==> flow/design.v <==
`timescale 1ns / 1ps
module top(
input clk,
input start,
input [7:0] txin,  
output reg tx,  
input rx,
output [7:0] rxout,
output rxdone, txdone   
);
parameter clk_value = 100_000, baud = 9600;  
parameter wait_count = clk_value/baud;  
reg bitDone = 0;
integer count = 0;
parameter idle = 0, send = 1, check = 2;
reg[1:0] state = idle;
always@(posedge clk) begin
    if(state == idle) begin
        count <= 0;
    end
    else begin
        if(count ==  wait_count) begin
            bitDone <= 1;  
            count <= 0;  
        end
        else begin
            count <= count + 1;
            bitDone <= 0;
        end
    end
end
reg [9:0] txData;   
integer bitIndex = 0;  
reg[9:0] shifttx = 0;  
always@(posedge clk) begin
    case(state) 
        idle: begin
                tx <= 1'b1;   
                txData <= 0;  
                bitIndex <= 0;  
                shifttx <= 0;
                if(start == 1) begin
                    txData <= {1'b1, txin, 1'b0};  
                    state <= send;
                end
                else begin
                    state <= idle;  
                end
              end
        send: begin
                tx <= txData[bitIndex];  
                state <= check;
                shifttx <= {txData[bitIndex], shifttx[9:1]};        
              end
        check: begin
                if(bitIndex <= 9)  
                    begin
                        if(bitDone == 1'b1) 
                            begin
                                state <= send;
                                bitIndex = bitIndex + 1;
                            end
                    end
                else begin     
                    state <= idle;
                    bitIndex <= 0;
                end
               end
        default: state <= idle;
    endcase
end
assign txdone = (bitIndex == 9 && bitDone == 1'b1) ? 1 : 0;  
integer rcount = 0;  
integer rindex = 0;  
parameter ridle = 0, rwait = 1, recv = 2, rcheck = 3;
reg [1:0] rstate;
reg [9:0] rxdata;
always@(posedge clk) begin
    case(rstate)
        ridle: begin
                    rxdata <= 0;
                    rindex <= 0;
                    rcount <= 0;
                        if(rx == 0)  
                        begin
                            rstate <= rwait; 
                        end
                        else begin
                            rstate <= ridle;
                        end
                end     
        rwait: begin
                if(rcount < wait_count / 2)  
                    begin
                        rcount <= rcount + 1;
                        rstate <= rwait;
                    end
                    else begin
      rcount <= 0;
                        rstate <= recv;
                        rxdata <= {rx, rxdata[9:1]};  
                    end
                end
        recv: begin
                if(rindex <= 9) begin
                    if(bitDone == 1) begin
                        rindex <= rindex + 1;
                        rstate <= rwait;   
                    end
                end
                else begin
                    rstate <= ridle;
                    rindex <= 0;
                end
              end
        default: rstate <= idle;
    endcase      
end
assign rxout = rxdata[8:1];  
assign rxdone = (rindex == 9 && bitDone == 1) ? 1 : 0;
endmodule
# Tool chain data of top
# The steps from the RTL of top to its reports follow in flow order.
# Lines are those of the file above, counted from 1.
# Operators carry their Yosys type and port widths (W data, S select, Z words).
inputs:
  top_module: "top"
  clk_port: "clk"
  library: "sky130hd"
  lib_corner: "tt_025C_1v80"

# Word-level counts
# Source: Yosys, flattened and elaborated, memories not mapped. Widths are those after wreduce. Registers that Yosys merges into a memory's read port (data or address) are not register bits. Print and check cells do not count. Equal cells are merged and count once.
word_totals:
  ff_bits: 154
  in_bits: 11
  output_inout_bits: 11
  word_cells: 64
op_classes:
  addsub: 4
  compare: 3
  equal: 10
  n_shift: 1
  muxes: 23
  n_reduce_logical: 12
ops:
  columns: ["operator", "n"]
  rows:
  - ["$pmux W32 S2", 3]
  - ["$mux W32", 5]
  - ["$add A32 B2 Y32 const B", 4]
  - ["$eq A32 B5 Y1 const B", 3]
  - ["$le A32 B5 Y1 const B", 2]
  - ["$shiftx A10 B32 Y1", 1]
  - ["$lt A32 B4 Y1 const B", 1]
  - ["$pmux W10 S2", 1]
  - ["$mux W10", 2]
  - ["$pmux W2 S3", 2]
  - ["$reduce_bool A2 Y1", 4]
  - ["$mux W2", 4]
  - ["$reduce_and A2 Y1", 3]
  - ["$ne A3 B3 Y1 const B", 2]
  - ["$mux W1", 5]
  - ["$eq A2 B1 Y1 const B", 2]
  - ["$eq A2 B2 Y1 const B", 2]
  - ["$logic_not A2 Y1", 2]
  - ["$logic_and A1 B1 Y1", 2]
  - ["$ne A2 B2 Y1 const B", 1]
  - ["$reduce_or A2 Y1", 1]
  - ["$pmux W1 S2", 1]

# Logic depth
# Yosys ltp: most cells in a row. Word level: on the elaborated netlist, between registers, memories and ports. Mapped: between sequential cells and ports; inverters and the memories' decode and read muxes count.
depth:
  ltp_word: 4
  abc_area: 0
  ltp_mapped: 9
  mapped_depth_nobuf: 7

# Mapped cells and area
# The flow's flattened synthesis, as Yosys stat reports it; memories are mapped. The netlist is that of the ABC_AREA named above (0 if unset); the other value can give another one.
by_type:
  columns: ["type", "n", "area_total_um2"]
  rows:
  - ["sky130_fd_sc_hd__edfxtp_1", 120, 3.6E+03]
  - ["sky130_fd_sc_hd__dfxtp_1", 32, 640.614]
  - ["sky130_fd_sc_hd__xor2_1", 73, 639.363]
  - ["sky130_fd_sc_hd__nor2_1", 142, 533.011]
  - ["sky130_fd_sc_hd__xnor2_1", 40, 350.336]
  - ["sky130_fd_sc_hd__nand4_1", 44, 275.264]
  - ["sky130_fd_sc_hd__nand3_1", 48, 240.23]
  - ["sky130_fd_sc_hd__nor4_1", 31, 193.936]
  - ["sky130_fd_sc_hd__nand2_1", 41, 153.898]
  - ["sky130_fd_sc_hd__and2_1", 23, 143.888]
  - ["sky130_fd_sc_hd__and3_1", 21, 131.376]
  - ["sky130_fd_sc_hd__ha_1", 10, 125.12]
  - ["sky130_fd_sc_hd__nor3_1", 20, 100.096]
  - ["sky130_fd_sc_hd__clkbuf_1", 22, 82.579]
  - ["sky130_fd_sc_hd__inv_1", 21, 78.826]
  - ["sky130_fd_sc_hd__buf_4", 8, 60.058]
  - ["sky130_fd_sc_hd__and4_1", 6, 52.55]
  - ["sky130_fd_sc_hd__nand4b_1", 5, 43.792]
# Other cell types: 31; their cells: 60.
synth_totals:
  stdcells: 767
  mapped_area_um2: 7915.1
  seqArea_um2: 4244.1
  ffs: 152
  buf_cells: 36

# Timing after synthesis
# Path of least setup slack by OpenSTA after synthesis, without wires, with an ideal clock, recovery checks aside; 20% of the period is set as input and as output delay. Where synthesis merged equal registers, the netlist keeps one of their names.
synth_path:
  path_type: "reg2reg"
  start: "register bitIndex[0]"
  end: "register bitIndex[0]"
  tclk_ns: 5.3
  setup_time_ns: 0.441
  t_first_pin_ns: 0.000
  arrival_time_ns: 2.728
  required_time_ns: 4.859
  setup_slack_ns: 2.132
  path_delay_ns: 3.169
  stages: 8
  n_path_buf: 1
  period_less_setup_slack_ns: 3.168
# "path_delay_ns" is the arrival time less input delay plus setup time.
# "stages" counts driving pins, that of a launching flip-flop among them; a cell with two outputs on the path counts twice.
# "period_less_setup_slack_ns" is the clock period less the worst setup slack; recovery checks do not enter. This is arithmetic on one report: input and output delays are still those of the set period (20% each).
# The rows between start and end are the longest chain of elaborated cells between them; the timing report does not say that the signal goes this way. Where chains are equally long, one stands for them.
# Each line given opens the expression or statement behind the cell; cells for indexed reads and writes are added by Yosys, which also makes memories of some case tables.
# At most two assigning lines are given for a register; there are more.
# Only ways into the end's enable, where the timed path ends, are counted here.
synth_between:
  path_cell_list: "sky130_fd_sc_hd__edfxtp_1 sky130_fd_sc_hd__buf_2 sky130_fd_sc_hd__inv_1 sky130_fd_sc_hd__ha_1 sky130_fd_sc_hd__nor2_1 sky130_fd_sc_hd__o21a_1 sky130_fd_sc_hd__o31ai_1 sky130_fd_sc_hd__a31oi_1"
  elab_chain_len: 3
  cone_cells: 3
  lines_between: 1
  cone_classes: "1 x compare; 1 x eq/ne; 1 x reduce/logical"
synth_lines:
  columns: ["element", "line", "text"]
  rows:
  - ["start: declaration", 33, "integer bitIndex = 0;"]
  - ["start: assignment", 40, "bitIndex <= 0;"]
  - ["start: assignment", 61, "bitIndex = bitIndex + 1;"]
  - ["$le A32 B5 Y1", 56, "if(bitIndex <= 9)"]
  - ["$ne A3 B3 Y1", null, null]
  - ["$reduce_and A2 Y1", null, null]
  - ["end: assignment", 61, null]
  - ["end: assignment", 66, "bitIndex <= 0;"]
  - ["end: declaration", 33, null]

# Worst path after layout
# Path of least setup slack in the final report of job 1 (OpenROAD, finished layout, wires in). Where an end is a register, its clock arrival counts in the times.
layout_path:
  path_type: "reg2out"
  start: "register rindex[17]"
  end: "output rxdone"
  tclk_ns: 4.1
  out_delay_ns: 0.82
  t_first_pin_ns: 0.44
  arrival_time_ns: 2.56
  required_time_ns: 3.28
  setup_slack_ns: 0.72
  stages: 5
  n_path_buf: 1
# The rows between start and end are the longest chain of elaborated cells between them; the timing report does not say that the signal goes this way. Where chains are equally long, one stands for them.
# At most two assigning lines are given for a register; there are more.
layout_between:
  path_cell_list: "sky130_fd_sc_hd__edfxtp_1 sky130_fd_sc_hd__nor4_1 sky130_fd_sc_hd__nand4_1 sky130_fd_sc_hd__nor3_1 sky130_fd_sc_hd__clkdlybuf4s50_1"
  elab_chain_len: 3
  cone_cells: 3
  lines_between: 1
  cone_classes: "1 x eq/ne; 1 x mux; 1 x reduce/logical"
layout_lines:
  columns: ["element", "line", "text"]
  rows:
  - ["start: declaration", 74, "integer rindex = 0;"]
  - ["start: assignment", 82, "rindex <= 0;"]
  - ["start: assignment", 107, "rindex <= rindex + 1;"]
  - ["$eq A32 B5 Y1", 120, "assign rxdone = (rindex == 9 && bitDone == 1) ? 1 : 0;"]
  - ["$logic_and A1 B1 Y1", 120, null]
  - ["$mux W1", 120, null]
  - ["end: declaration", 9, "output rxdone, txdone"]

# Top module top; platform sky130hd; tools Yosys and OpenROAD; 2 stored runs in no particular order. Input and output delays are each 20% of the period that was set; the output load is 0.01 pF.
# "timing.achieved_period_ns" means the clock period less the worst setup slack. The figure is calculated, with input and output delays left at 20% of the set period.
# "worstPathTime_ns": the worst setup path's part of the clock period (all of it between registers, 20% less for each end at a port) less its slack. A launch clock that arrives late makes it longer, a capture clock that arrives late makes it shorter.
# "fin_power_uw": no workload was simulated; the value follows from the tool's default switching activity.
runs:
  - name: "job 1"
    settings:
      period_ns: 4.1
      CORE_UTILIZATION: 22
      PLACE_DENSITY: 0.48
      CORE_ASPECT_RATIO: 0.69
      CELL_PAD_IN_SITES_GLOBAL_PLACEMENT: 3
      SLEW_MARGIN: 20
      MIN_ROUTING_LAYER: "met2"
      MAX_ROUTING_LAYER: "met5"
      CAP_MARGIN: 20
      CORE_MARGIN: 2
    results:
      final_hold_ws_ns: 0.506
      worstPathTime_ns: 2.56
      worst_path_kind: "reg2out"
      final_cell_area_um2: 9307.7
      finalUtil_pct: 26.4
      post_synth_area_um2: 7915.1
      final_setup_ws_ns: 0.723
      dieArea_um2: 37537.7
      timing.achieved_period_ns: 3.377
      fin_power_uw: 6108
      tns_setup_ns: 0.000
  - name: "job 2"
    settings:
      period_ns: 3.09
      CORE_UTILIZATION: 35
      CORE_ASPECT_RATIO: 0.68
      ABC_AREA: 0
      GPL_TIMING_DRIVEN: 1
      SLEW_MARGIN: 30
      MAX_ROUTING_LAYER: "met4"
      CAP_MARGIN: 20
      CORE_MARGIN: 2
    results:
      final_hold_ws_ns: 0.496
      worstPathTime_ns: 2.35
      worst_path_kind: "reg2out"
      final_cell_area_um2: 9126.2
      finalUtil_pct: 41.0
      post_synth_area_um2: 7915.1
      final_setup_ws_ns: 0.123
      dieArea_um2: 23856.6
      timing.achieved_period_ns: 2.967
      fin_power_uw: 7842
      tns_setup_ns: 0.000
